==> flow/design.v <==
module fftaddr2048(input wire clock, reset,
input wire enable,  
input wire writemode,  
output wire mem_we,  
output wire [10:0] mem_addr0,  
output wire [10:0] mem_addr1,
output wire [10:0] tf_addr);  
reg [14:0] index;
always @(posedge clock) begin
if (reset) begin
index <= 0;
end
if (enable) begin
index <= index + 2;
end
end
wire [10:0] data0;
wire [10:0] data1;
bitrev11 br0(index[10:0], data0);
bitrev11 br1(index[10:0]+1, data1);
bitcirc_r11 bc0(index[14:11], data0, mem_addr0);
bitcirc_r11 bc1(index[14:11], data1, mem_addr1);
assign mem_we = writemode;
assign tf_addr = (index[10:0] >> (11-index[14:11])) << (10-index[14:11]);
endmodule
module bitrev11(input wire [10:0] data_in, output wire [10:0] data_out);
assign data_out[0] = data_in[10];
assign data_out[1] = data_in[9];
assign data_out[2] = data_in[8];
assign data_out[3] = data_in[7];
assign data_out[4] = data_in[6];
assign data_out[5] = data_in[5];
assign data_out[6] = data_in[4];
assign data_out[7] = data_in[3];
assign data_out[8] = data_in[2];
assign data_out[9] = data_in[1];
assign data_out[10] = data_in[0];
endmodule
module bitcirc_r11(input wire [3:0] n, input wire [10:0] data_in, output wire [10:0] data_out);
wire [10:0] data_out3;
wire [10:0] data_out2;
wire [10:0] data_out1;
assign data_out3 = (n[3] == 1) ? {data_in[7:0], data_in[10:8]} : data_in;
assign data_out2 = (n[2] == 1) ? {data_out3[3:0], data_out3[10:4]} : data_out3;
assign data_out1 = (n[1] == 1) ? {data_out2[1:0], data_out2[10:2]} : data_out2;
assign data_out = (n[0] == 1) ? {data_out1[0], data_out1[10:1]} : data_out1;
endmodule  
From RTL to reports: fftaddr2048
The steps from the RTL of fftaddr2048 to its reports follow in flow order.
Line numbers count from 1 in the design file above.
Cell names lack the library's common part.
{"block": "inputs", "top_module": "fftaddr2048", "clock_port": "clock", "library": "sky130hd", "corner": "tt_025C_1v80"}

Word level
Source: Yosys, flattened and elaborated, memories not mapped. Widths are those after wreduce. Registers that Yosys merges into a memory's read port (data or address) are not register bits. Print and check cells do not count. Equal cells are merged and count once.
{"block": "bits", "reg_bits": 15, "latch_bits": 0, "ramBits": 0, "mem_bits_ro": 0, "clocked_rd_ports_x_width": 0, "mem_count": 0, "input_bits": 4, "out_inout_bits": 34, "wordCells": 18}
{"block": "classes", "n_addsub": 4, "multipliers": 0, "div": 0, "cmp": 0, "n_eq": 0, "shift": 2, "n_mux": 10, "bitwise": 0, "reduce_logical": 1}
{"block": "ops", "op": "two-way mux 11 bit", "n": 8}
{"block": "ops", "op": "left shift 11 x 32 -> 11 bit", "n": 1}
{"block": "ops", "op": "right shift 11 x 32 -> 11 bit", "n": 1}
{"block": "ops", "op": "two-way mux 15 bit", "n": 2}
{"block": "ops", "op": "adder 15 x 2 -> 15 bit with constant B", "n": 1}
{"block": "ops", "op": "adder 11 x 1 -> 11 bit with constant B", "n": 1}
{"block": "ops", "op": "subtractor 4 x 4 -> 5 bit with constant A", "n": 2}
{"block": "ops", "op": "nonzero test 2 bit", "n": 1}

Depth
Longest topological path by Yosys (ltp), each cell counted once; first at word level (registers and memories cut), then after technology mapping (sequential cells cut; the memories' decode and read muxes count).
{"block": "depth", "ltp_word": 5, "abc_area": 0, "ltp_mapped": 9, "ltp_nobuf": 8}

Netlist
The flow's flattened synthesis, as Yosys stat reports it; memories are mapped. The netlist is that of the ABC_AREA named above (0 if unset); the other value can give another one.
The area totals of this step are shown rounded.
{"block": "mapped", "cell_count": 327, "synth_area_um2": 2500, "seq_area_um2": 420, "ffs": 14, "buffers": 33}
{"block": "by_type", "cell": "edfxtp_1", "n": 14}
{"block": "by_type", "cell": "mux2i_1", "n": 34}
{"block": "by_type", "cell": "a21oi_1", "n": 24}
{"block": "by_type", "cell": "nand2_1", "n": 31}
{"block": "by_type", "cell": "nor2_1", "n": 29}
{"block": "by_type", "cell": "xnor2_1", "n": 11}
{"block": "by_type", "cell": "buf_2", "n": 19}
{"block": "by_type", "cell": "and2_1", "n": 15}
{"block": "by_type", "cell": "mux2_2", "n": 6}
{"block": "by_type", "cell": "o21ai_0", "n": 12}
{"block": "by_type", "cell": "nand3_1", "n": 11}
{"block": "by_type", "cell": "ha_1", "n": 4}
{"block": "by_type", "cell": "o32ai_2", "n": 3}
{"block": "by_type", "cell": "mux4_2", "n": 2}
{"block": "by_type", "cell": "o31ai_1", "n": 6}
{"block": "by_type", "cell": "a22oi_2", "n": 3}
{"block": "by_type", "cell": "nand4_1", "n": 6}
{"block": "by_type", "cell": "xor2_1", "n": 4}
Not listed: further types 49, cells in them 93.
By module: a second synthesis without flattening, with its own total; a netlist apart from the flattened one above.
{"block": "unflattened", "cells_unflattened": 306, "hier_area_um2": 3200}
Each row is one instance without its submodules.
{"block": "modules", "module": "fftaddr2048", "instances": 1, "cells": 232, "area_um2": 1900, "mod_seq_area_um2": 420}
{"block": "modules", "module": "bitcirc_r11", "instances": 2, "cells": 26, "area_um2": 570, "mod_seq_area_um2": 0.0}
{"block": "modules", "module": "bitrev11", "instances": 2, "cells": 11, "area_um2": 83, "mod_seq_area_um2": 0.0}

Path before layout
Path of least setup slack by OpenSTA after synthesis, without wires, with an ideal clock, recovery checks aside; 20% of the period is set as input and as output delay. Where synthesis merged equal registers, the netlist keeps one of their names.
{"block": "synth_path", "kind": "register to output", "startpoint": "register index[13]", "endpoint": "output port tf_addr[9]", "tclk_ns": 3.95, "t_first_pin_ns": 0.000, "arrival_time_ns": 2.381, "required_time_ns": 3.160, "slack_ns": 0.779, "path_delay_ns": 2.381, "driving_pins": 10, "n_path_buf": 1, "synth_period_reached_ns": 3.171}
"path_delay_ns" is the arrival time less input delay plus setup time.
At an output port there is no setup time.
"driving_pins" counts driving pins, that of a launching flip-flop among them; a cell with two outputs on the path counts twice.
"synth_period_reached_ns" is the clock period less the worst setup slack; recovery checks do not enter. This is arithmetic on one report: input and output delays are still those of the set period (20% each).
The rows between start and end are the longest chain of elaborated cells between them; the timing report does not say that the signal goes this way. Where chains are equally long, one stands for them.
Each line given opens the expression or statement behind the cell; cells for indexed reads and writes are added by Yosys, which also makes memories of some case tables.
{"block": "synth_between", "cell_sequence": "edfxtp_1 clkinv_1 ha_1 clkbuf_1 or3b_2 o22ai_1 o211ai_2 o22ai_1 a22oi_2 o31ai_1", "elab_chain_len": 3, "cells_between": 4}
{"block": "synth_lines", "element": "start, declared", "line": 8, "rtl": "reg [14:0] index;"}
{"block": "synth_lines", "element": "start, assigned", "line": 11, "rtl": "index <= 0;"}
{"block": "synth_lines", "element": "start, assigned", "line": 14, "rtl": "index <= index + 2;"}
{"block": "synth_lines", "element": "subtractor 4 x 4 -> 5 bit", "line": 24, "rtl": "assign tf_addr = (index[10:0] >> (11-index[14:11])) << (10-index[14:11]);"}
{"block": "synth_lines", "element": "right shift 11 x 32 -> 11 bit", "line": 24}
{"block": "synth_lines", "element": "left shift 11 x 32 -> 11 bit", "line": 24}
{"block": "synth_lines", "element": "end, declared", "line": 7, "rtl": "output wire [10:0] tf_addr);"}

Worst path after layout
From the final timing report of run 1: the path of least setup slack in the routed layout; clock arrival at registers is part of the times.
{"block": "layout_path", "kind": "register to output", "startpoint": "register index[14]", "endpoint": "output port tf_addr[9]", "tclk_ns": 1.94, "t_first_pin_ns": 0.25, "arrival_time_ns": 2.54, "required_time_ns": 1.55, "slack_ns": -0.98, "driving_pins": 10, "n_path_buf": 3}
The rows between start and end are the longest chain of elaborated cells between them; the timing report does not say that the signal goes this way. Where chains are equally long, one stands for them.
{"block": "layout_between", "cell_sequence": "edfxtp_1 buf_6 ha_4 buf_12 or4_4 o211a_4 o211ai_1 o221ai_2 o31ai_2 buf_2", "elab_chain_len": 3, "cells_between": 4}
{"block": "layout_lines", "element": "start, declared", "line": 8, "rtl": "reg [14:0] index;"}
{"block": "layout_lines", "element": "start, assigned", "line": 11, "rtl": "index <= 0;"}
{"block": "layout_lines", "element": "start, assigned", "line": 14, "rtl": "index <= index + 2;"}
{"block": "layout_lines", "element": "subtractor 4 x 4 -> 5 bit", "line": 24, "rtl": "assign tf_addr = (index[10:0] >> (11-index[14:11])) << (10-index[14:11]);"}
{"block": "layout_lines", "element": "right shift 11 x 32 -> 11 bit", "line": 24}
{"block": "layout_lines", "element": "left shift 11 x 32 -> 11 bit", "line": 24}
{"block": "layout_lines", "element": "end, declared", "line": 7, "rtl": "output wire [10:0] tf_addr);"}

==> results <==
Design fftaddr2048 on sky130hd. What follows are 2 stored runs of the flow, each under its own settings; their order means nothing. The constraints put input and output delay at 20% of the set period each and load the outputs with 0.01 pF.
"worst_setup_path_time_ns" is the time allowed to the run's worst setup path (the clock period less input and output delay, where it has them) less its slack. Clock arrival times count: a late capture clock shortens it, a late launch clock lengthens it.
The measured numbers are rounded.

Run 1
==> flow/run.sh <==
#!/bin/bash
# the make line also repeats the synthesis and layout settings of config.mk as NAME=value (left out here)
make -C /OpenROAD-flow-scripts/flow DESIGN_CONFIG=/design/flow/config.mk WORK_HOME=/design/flow/orfs CLKGATE_MAP_FILE= finish
==> flow/config.mk <==
export PLATFORM = sky130hd
export DESIGN_NAME = fftaddr2048
export DESIGN_NICKNAME = fftaddr2048
export VERILOG_FILES = /design/flow/design.v
export SDC_FILE = /design/flow/constraint.sdc
export NUM_CORES = 4
export LEC_CHECK = 0
export CAP_MARGIN = 0
export CELL_PAD_IN_SITES_GLOBAL_PLACEMENT = 2
export CORE_ASPECT_RATIO = 0.91
export CORE_MARGIN = 2
export CORE_UTILIZATION = 29
export CTS_CLUSTER_DIAMETER = 142
export MAX_ROUTING_LAYER = met5
export PLACE_DENSITY = 0.5
export SETUP_SLACK_MARGIN = -0.04
export SLEW_MARGIN = 25
==> flow/constraint.sdc <==
create_clock -name core_clock -period 1.94 [get_ports {clock}]
set_input_delay 0.3880 -clock core_clock [delete_from_list [all_inputs] [get_ports {clock}]]
set_output_delay 0.3880 -clock core_clock [all_outputs]
set_load 0.01 [all_outputs]

==> results of run 1, as JSON <==
{
  "final_hold_ws_ns": 0.77,
  "post_route_stdcell_area_um2": 4900,
  "synthArea_um2": 2500,
  "worst_setup_path_time_ns": 2.54,
  "critical_path_kind": "register to output",
  "setupTns_ns": -22,
  "post_route_util_pct": 58,
  "setup_worst_slack_ns": -0.98,
  "die_footprint_um2": 9500
}

Run 2
==> flow/run.sh <==
#!/bin/bash
# the make line also repeats the synthesis and layout settings of config.mk as NAME=value (left out here)
make -C /OpenROAD-flow-scripts/flow DESIGN_CONFIG=/design/flow/config.mk WORK_HOME=/design/flow/orfs CLKGATE_MAP_FILE= finish
==> flow/config.mk <==
export PLATFORM = sky130hd
export DESIGN_NAME = fftaddr2048
export DESIGN_NICKNAME = fftaddr2048
export VERILOG_FILES = /design/flow/design.v
export SDC_FILE = /design/flow/constraint.sdc
export NUM_CORES = 4
export LEC_CHECK = 0
export CAP_MARGIN = 20
export CORE_MARGIN = 2
export CORE_UTILIZATION = 40
export SLEW_MARGIN = 20
==> flow/constraint.sdc <==
create_clock -name core_clock -period 1.97 [get_ports {clock}]
set_input_delay 0.3940 -clock core_clock [delete_from_list [all_inputs] [get_ports {clock}]]
set_output_delay 0.3940 -clock core_clock [all_outputs]
set_load 0.01 [all_outputs]

==> results of run 2, as JSON <==
{
  "final_hold_ws_ns": 0.79,
  "post_route_stdcell_area_um2": 4700,
  "synthArea_um2": 2500,
  "worst_setup_path_time_ns": 2.59,
  "critical_path_kind": "register to output",
  "setupTns_ns": -22,
  "post_route_util_pct": 75,
  "setup_worst_slack_ns": -1.0,
  "die_footprint_um2": 7000
}
