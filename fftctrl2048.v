==> flow/design.v <==
module fftctrl2048(input wire clock, input wire reset,
input wire enable,
output reg addr_enable,
output reg addr_writemode,
output reg butterfly_enable,
output reg done);
reg [3:0] state;
reg [15:0] iterations;
reg [3:0] waitcounter;
always @(posedge clock) begin
if (reset) begin
state <= 0;
iterations <= 0;
waitcounter <= 0;
done <= 0;
addr_enable <= 0;
addr_writemode <= 0;
butterfly_enable <= 0;
end
if (state == 0 && enable) begin
state <= 1;
done <= 0;
end
if(state == 1) begin
state <= 2;
butterfly_enable <= 1;
end
if (state == 2) begin
state <= 3;
butterfly_enable <= 0;
end
if (state == 3 && waitcounter < 1) begin
waitcounter <= waitcounter + 1;
end
if (state == 3 && waitcounter == 1) begin
waitcounter <= 0;
state <= 4;
addr_writemode <= 1;
end
if (state == 4) begin
state <= 5;
addr_writemode <= 0;
end
if (state == 5) begin
state <= 6;
addr_enable <= 1;
end
if (state == 6) begin
addr_enable <= 0;
if (iterations == 11263) begin
iterations <= 0;
state <= 7;
done <= 1;
end
else begin
iterations <= iterations + 1;
state <= 1;
end
end
if (state == 7) begin
done <= 0;
state <= 0;
end
end
endmodule
* Step by step through the tools: fftctrl2048 *
The steps from the RTL of fftctrl2048 to its reports follow in flow order.
Lines are those of the file above, counted from 1.
Cell names lack the library's common part.
Not given: -

set-up
  top = fftctrl2048
  clock port = clock
  standard-cell library = sky130hd
  corner = tt_025C_1v80

* After elaboration *
Yosys after proc, flatten, opt, wreduce and memory -nomap, before mapping. Memory bits, and registers merged into a memory's read port (data or address), are not among the register bits. Print and check cells are not counted. Equal cells are merged and count once.

operators by class
  add/subtract/negate cells = 2
  reduce/logical cells = 10
  magnitude comparators = 1
  equal/unequal tests = 9
  multiplexer cells = 21

operators by type and width
  operator                                     number
  two-way mux 16 bit                           3
  two-way mux 4 bit                            9
  adder 16 x 1 -> 16 bit with constant B       1
  == test 16 x 14 -> 1 bit with constant B     1
  == test 4 x 3 -> 1 bit with constant B       4
  nonzero test 2 bit                           5
  == test 4 x 1 -> 1 bit with constant B       2
  == test 4 x 2 -> 1 bit with constant B       2
  nonzero test 8 bit                           1
  two-way mux 1 bit                            8
  adder 4 x 1 -> 4 bit with constant B         1
  < comparator 4 x 1 -> 1 bit with constant B  1
  logical NOT 4 bit                            1
  logical AND 1 bit                            3
  two-way mux 3 bit                            1

bit counts
  cells after elaboration = 50
  bits in registers = 28
  output and inout bits = 4

* Longest topological paths *
Yosys ltp: most cells in a row. Word level: on the elaborated netlist, between registers, memories and ports. Mapped: between sequential cells and ports; inverters and the memories' decode and read muxes count.

logic depth
  depth in word-level cells = 9
  ABC_AREA = 0
  depth in mapped cells = 6
  mapped depth without buffers = 6

* Mapped cells and area *
Yosys stat after the flow's synthesis: flattened, memories mapped to cells. It holds for the ABC_AREA given above (unset counts as 0); a run with the other value may have another netlist.

mapped netlist
  mapped flip-flops = 32
  area of sequential cells = 800.8 um2
  buffers = 2
  chip area (Yosys) = 1,393.8 um2
  mapped cells = 130

cells by type
  cell      number  total area (um2)
  edfxtp_1  16      480.461
  dfxtp_1   16      320.307
  xnor2_1   11      96.342
  nor2_1    24      90.086
  ha_1      4       50.048
  a21oi_1   7       35.034
  nor4_1    5       31.28
  inv_1     7       26.275
  nand3_1   5       25.024
  nor3_1    5       25.024
  nor4bb_1  2       20.019
  nand2_1   5       18.768
  nand4_1   3       18.768
  xor2_1    2       17.517
  nor2b_1   2       12.512
  nor3b_2   1       12.512
  buf_6     1       11.261
  mux2_2    1       11.261

Other cell types: 12; their cells: 13.

* Timing after synthesis *
Path of least setup slack by OpenSTA after synthesis, without wires, with an ideal clock, recovery checks aside; 20% of the period is set as input and as output delay. Where synthesis merged equal registers, the netlist keeps one of their names.

path post-synthesis
  path kind = reg-to-reg
  start = reg iterations[10]
  end = reg iterations[4]
  buffers on the path = 1
  slack = 1.352 ns
  stages on the path = 6
  time at the first pin = 0.000 ns
  delay of the path = 1.808 ns
  data required time = 2.905 ns
  period = 3.16 ns
  arrival time = 1.553 ns
  period reached after synthesis = 1.808 ns

"delay of the path" = arrival - input delay + setup time.
"stages on the path" counts driving pins, that of a launching flip-flop among them; a cell with two outputs on the path counts twice.
"period reached after synthesis" is the clock period less the worst setup slack; recovery checks do not enter. This is arithmetic on one report: input and output delays are still those of the set period (20% each).
Between the ends stands the longest chain of elaborated cells between them, by number of cells; it is not shown to be the way that was timed. Of several equally long chains one is given.
Each line given opens the expression or statement behind the cell; cells for indexed reads and writes are added by Yosys, which also makes memories of some case tables.
A register here has more assigning lines than the two given.

between the ends, post-synthesis
  cells stage by stage = edfxtp_1 or4b_1 nor3b_2 a21bo_2 buf_6 nor2_1
  length of the longest elaborated chain = 3
  elaborated cells on any way between the ends = 3
  RTL lines with such cells = 2
  classes of those cells = eq/ne: 1; mux: 2

RTL lines, path post-synthesis
  item                      line  source
  from (decl)               8     reg [15:0] iterations;
  from (assign)             13    iterations <= 0;
  from (assign)             56    iterations <= iterations + 1;
  == test 16 x 14 -> 1 bit  50    if (iterations == 11263) begin
  two-way mux 16 bit        50
  two-way mux 16 bit        48    if (state == 6) begin
  to (assign)               51    iterations <= 0;
  to (assign)               56
  to (decl)                 8

* Path in the finished layout *
Path of least setup slack in the final report of record 1 (OpenROAD, finished layout, wires in). Where an end is a register, its clock arrival counts in the times.

path after layout
  path kind = reg-to-reg
  start = reg iterations[10]
  end = reg iterations[7]
  data required time = 1.70 ns
  time at the first pin = 0.35 ns
  arrival time = 1.94 ns
  period = 1.59 ns
  stages on the path = 6
  buffers on the path = 1
  slack = -0.24 ns

Between the ends stands the longest chain of elaborated cells between them, by number of cells; it is not shown to be the way that was timed. Of several equally long chains one is given.
A register here has more assigning lines than the two given.

between the ends, after layout
  cells stage by stage = edfxtp_1 or4b_4 nor3b_4 a21bo_4 buf_8 nor2_4
  length of the longest elaborated chain = 3
  elaborated cells on any way between the ends = 3
  RTL lines with such cells = 2
  classes of those cells = eq/ne: 1; mux: 2

RTL lines, path after layout
  item                      line  source
  from (decl)               8     reg [15:0] iterations;
  from (assign)             13    iterations <= 0;
  from (assign)             56    iterations <= iterations + 1;
  == test 16 x 14 -> 1 bit  50    if (iterations == 11263) begin
  two-way mux 16 bit        50
  two-way mux 16 bit        48    if (state == 6) begin
  to (assign)               51    iterations <= 0;
  to (assign)               56
  to (decl)                 8

==> runs of fftctrl2048 <==
Record of 2 stored runs of the RTL-to-layout flow on fftctrl2048, platform sky130hd. The runs are unordered. Constraints: input delay and output delay 20% of the set period each, output load 0.01 pF.
By "clock period achieved" is meant the clock period of the run minus its worst setup slack. This is arithmetic on one report: input and output delays are still those of the set period (20% each).
"time used up by the worst setup path" = time allowed to the worst setup path (clock period - input delay - output delay, where it has them) - its slack; a late launch clock adds to it, a late capture clock takes from it.
"total power after layout": no workload was simulated; the value follows from the tool's default switching activity.
Settings: - = not set for that run.

name                                       record 1    record 2
period_ns                                  1.59        3.05
CORE_UTILIZATION                           52          40
SETUP_SLACK_MARGIN                         0.23        -
PLACE_DENSITY_LB_ADDON                     0.16        -
CORE_ASPECT_RATIO                          1.07        -
ABC_AREA                                   0           -
GPL_TIMING_DRIVEN                          0           -
GPL_ROUTABILITY_DRIVEN                     1           -
SLEW_MARGIN                                5           20
MIN_ROUTING_LAYER                          met2        -
MAX_ROUTING_LAYER                          met5        -
CAP_MARGIN                                 20          20
CORE_MARGIN                                2           2
clock period achieved (ns)                 1.829       2.069
worst-case hold slack (ns)                 0.352       0.355
standard-cell area after routing (um2)     1,769.2     1,594.0
utilization of the finished layout (%)     68.9        47.8
full die area (um2)                        3,110.8     3,972.8
lowest setup slack (ns)                    -0.239      0.981
time used up by the worst setup path (ns)  1.83        2.07
critical path type                         reg-to-reg  reg-to-reg
total power after layout (µW)              1,948       1,030
total negative setup slack (ns)            -3.312      0.000
synthesis area (um2)                       1,393.8     1,393.8
