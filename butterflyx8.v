==> flow/design.v <==
module butterflyx8(input wire clock, reset,
input wire enable,
input wire [31:0] a,
input wire [31:0] b,
input wire [31:0] tf,  
output reg [31:0] y,
output reg [31:0] z);
reg state;
reg signed [31:0] r_1;
reg signed [31:0] r_2;
reg signed [31:0] j_1;
reg signed [31:0] j_2;
wire signed [15:0] b_r = b[31:16];
wire signed [15:0] b_j = b[15:0];
wire signed [15:0] tf_r = tf[31:16];
wire signed [15:0] tf_j = tf[15:0];
always @(posedge clock) begin
if(reset) begin
state <= 0;
y <= 0;
z <= 0;
r_1 <= 0;
r_2 <= 0;
j_1 <= 0;
j_2 <= 0;
end
if(enable && state == 0) begin
r_1 <= b_r * tf_r;
r_2 <= b_j * tf_j;
j_1 <= b_r * tf_j;
j_2 <= b_j * tf_r;
state <= 1;
end
if(state == 1) begin
y[31:16] <= a[31:16] + r_1[30:15] - r_2[30:15];
y[15:0] <= a[15:0] + j_1[30:15] + j_2[30:15];
z[31:16] <= a[31:16] - r_1[30:15] + r_2[30:15];
z[15:0] <= a[15:0] - j_1[30:15] - j_2[30:15];
state <= 0;
end
end
endmodule
# Step by step through the tools: butterflyx8
# What the tools print for butterflyx8, step after step.
# Line numbers count from 1 in the design file above.
# Cell names lack the library's common part.
# A cell with n/a has no value.
# setup
top_module,butterflyx8
clock_port,clock
library,sky130hd
pvt_corner,tt_025C_1v80

# Elaborated design
# Source: Yosys, flattened and elaborated, memories not mapped. Widths are those after wreduce. Registers that Yosys merges into a memory's read port (data or address) are not register bits. Print and check cells do not count. Equal cells are merged and count once.
# word_totals
wordCells,34
input_bits,99
regBits,189
out_inout_bits,64
# op_classes
reduce_and_logical,3
n_mul,4
n_logic,1
addsub,8
mux,11
# ops
operator,n
16-bit by 16-bit multiplier with 31-bit output,4
31-bit two-way mux,5
16-bit two-way mux,5
16-bit adder,4
16-bit subtractor,4
2-bit nonzero test,2
1-bit logical AND,1
1-bit inverter,1
1-bit two-way mux,1

# Logic depth
# Depth = most cells in a row (Yosys ltp): at word level without a register or memory, in the mapped netlist without a sequential cell, where the memories' decode and read muxes count.
# logic_depth
depth_word,3
ABC_AREA,0
depth_mapped,24
depth_no_buf,23

# After synthesis
# Yosys stat after the flow's synthesis: flattened, memories mapped to cells. It holds for the ABC_AREA given above (unset counts as 0); a run with the other value may have another netlist.
# Totals and module areas in this step are rounded.
# synth_totals
ffs,128
sequential_area_um2,3800
stdcells,4787
buffers,210
yosys_area_um2,45000
# by_type
type,n,area_total_um2
fa_1,1081,2.16E+04
inv_1,1244,4.67E+03
ha_1,370,4629.44
edfxtp_1,127,3.81E+03
and2_1,465,2909.04
nand2_1,530,1.99E+03
clkbuf_1,209,784.502
xnor2_1,87,761.981
nor2_1,151,566.794
xor2_1,42,367.853
a21oi_1,71,355.341
nor3_1,50,250.24
o21ai_0,48,240.23
nand2b_1,37,231.472
a21o_1,27,202.694
nand3_1,24,120.115
and3_1,19,118.864
nor2b_1,18,112.608
# Not listed: further types 51, cells in them 187.

# Path before layout
# Source: OpenSTA report_checks on the synthesized netlist (no wires, ideal clock, input and output delay 20% of the period each), path of least setup slack; recovery checks are left aside. Register names are those of the netlist, which keeps one name where synthesis merged equal registers.
# synth_timing
path_kind,input -> register
from,input b[31]
to,register r_1[30]
path_slack_ns,1.126
launch_ns,1.768
driving_pins,23
delay_ns,5.946
input_delay_ns,1.768
path_buffers,2
t_arrival_ns,7.453
tclk_ns,8.84
required_time_ns,8.579
setup_ns,0.261
synth_period_reached_ns,7.714
# "delay_ns" is the arrival time less input delay plus setup time.
# "driving_pins": output pins that drive a net of the path, with the launching flip-flop's if there is one; two outputs of one cell count as two.
# "synth_period_reached_ns" = period - worst setup slack (recovery checks aside). The figure is calculated, with input and output delays left at 20% of the set period.
# The rows between start and end are the longest chain of elaborated cells between them; the timing report does not say that the signal goes this way. Where chains are equally long, one stands for them.
# A line is the first line of the expression or statement that the cell stems from. Yosys adds cells for indexed reads and writes and turns some case tables into memories.
# synth_via
cell_sequence,clkbuf_1 > clkbuf_1 > nand2_1 > inv_1 > fa_1 > inv_1 > fa_1 > inv_1 > fa_1 > fa_1 > fa_1 > inv_1 > fa_1 > inv_1 > ha_1 > and3_1 > nand3_1 > o32a_1 > o211ai_1 > nand3_1 > o21ai_1 > mux2i_1 > a311o_1
elab_chain_len,2
cells_between,2
lines_between,2
classes_between,mul: 1; mux: 1
# synth_lines
element,line_no,rtl
from (decl),4,"input wire [31:0] b,"
16-bit by 16-bit multiplier with 31-bit output,28,r_1 <= b_r * tf_r;
31-bit two-way mux,27,if(enable && state == 0) begin
to (assign),22,r_1 <= 0;
to (assign),28,

# Path in the finished layout
# From the final timing report of run A: the path of least setup slack in the routed layout; clock arrival at registers is part of the times.
# layout_timing
path_kind,input -> register
from,input b[0]
to,register j_2[29]
driving_pins,23
launch_ns,2.88
input_delay_ns,2.88
path_buffers,3
required_time_ns,14.60
t_arrival_ns,10.71
path_slack_ns,3.89
setup_ns,0.30
tclk_ns,14.4
# The rows between start and end are the longest chain of elaborated cells between them; the timing report does not say that the signal goes this way. Where chains are equally long, one stands for them.
# layout_via
cell_sequence,clkdlybuf4s50_1 > clkbuf_1 > clkbuf_1 > nand2_1 > fa_1 > inv_1 > fa_1 > ha_1 > fa_1 > inv_1 > fa_1 > fa_1 > inv_1 > ha_1 > a2111oi_0 > o21ai_0 > o211ai_1 > nand4_2 > a31oi_4 > o211ai_2 > a41oi_2 > o21bai_1 > mux2i_1
elab_chain_len,2
cells_between,2
lines_between,2
classes_between,mul: 1; mux: 1
# layout_lines
element,line_no,rtl
from (decl),4,"input wire [31:0] b,"
16-bit by 16-bit multiplier with 31-bit output,31,j_2 <= b_j * tf_r;
31-bit two-way mux,27,if(enable && state == 0) begin
to (assign),25,j_2 <= 0;
to (assign),31,

# Stored flow runs of butterflyx8 (2 of them; Yosys, OpenROAD, sky130hd). They differ in their settings and are not a sequence. Constraints: input delay and output delay 20% of the set period each, output load 0.01 pF.
# "achieved_period_ns": clock period set for the run, less the worst setup slack. It is reckoned from that one timing run; input and output delays stay at 20% of the period that was set.
# "critical_path_time_ns" is the time allowed to the run's worst setup path (the clock period less input and output delay, where it has them) less its slack. Clock arrival times count: a late capture clock shortens it, a late launch clock lengthens it.
# Results are given in rounded form.
# Among the settings, n/a means not set for that run.
stored run,period_ns,CORE_UTILIZATION,SETUP_SLACK_MARGIN,PLACE_DENSITY_LB_ADDON,CORE_ASPECT_RATIO,CORE_MARGIN,GPL_TIMING_DRIVEN,CTS_CLUSTER_DIAMETER,SLEW_MARGIN,CAP_MARGIN,critical_path_time_ns,worst_setup_path_type,achieved_period_ns,layout_utilization_frac,ws_setup_ns,fin_hold_ws_ns,yosys.chip_area_um2,die_footprint_um2,setup_tns_ns,final_cell_area_um2
run A,14.4,26,-0.08,0.13,0.57,5,0,262,30,20,7.63,input -> register,10.505,0.29,3.9,0.85,45000,180000,0.000,51000
run B,11.6,40,n/a,n/a,n/a,2,n/a,n/a,20,20,6.97,input -> register,9.285,0.44,2.3,0.87,45000,120000,0.000,49000
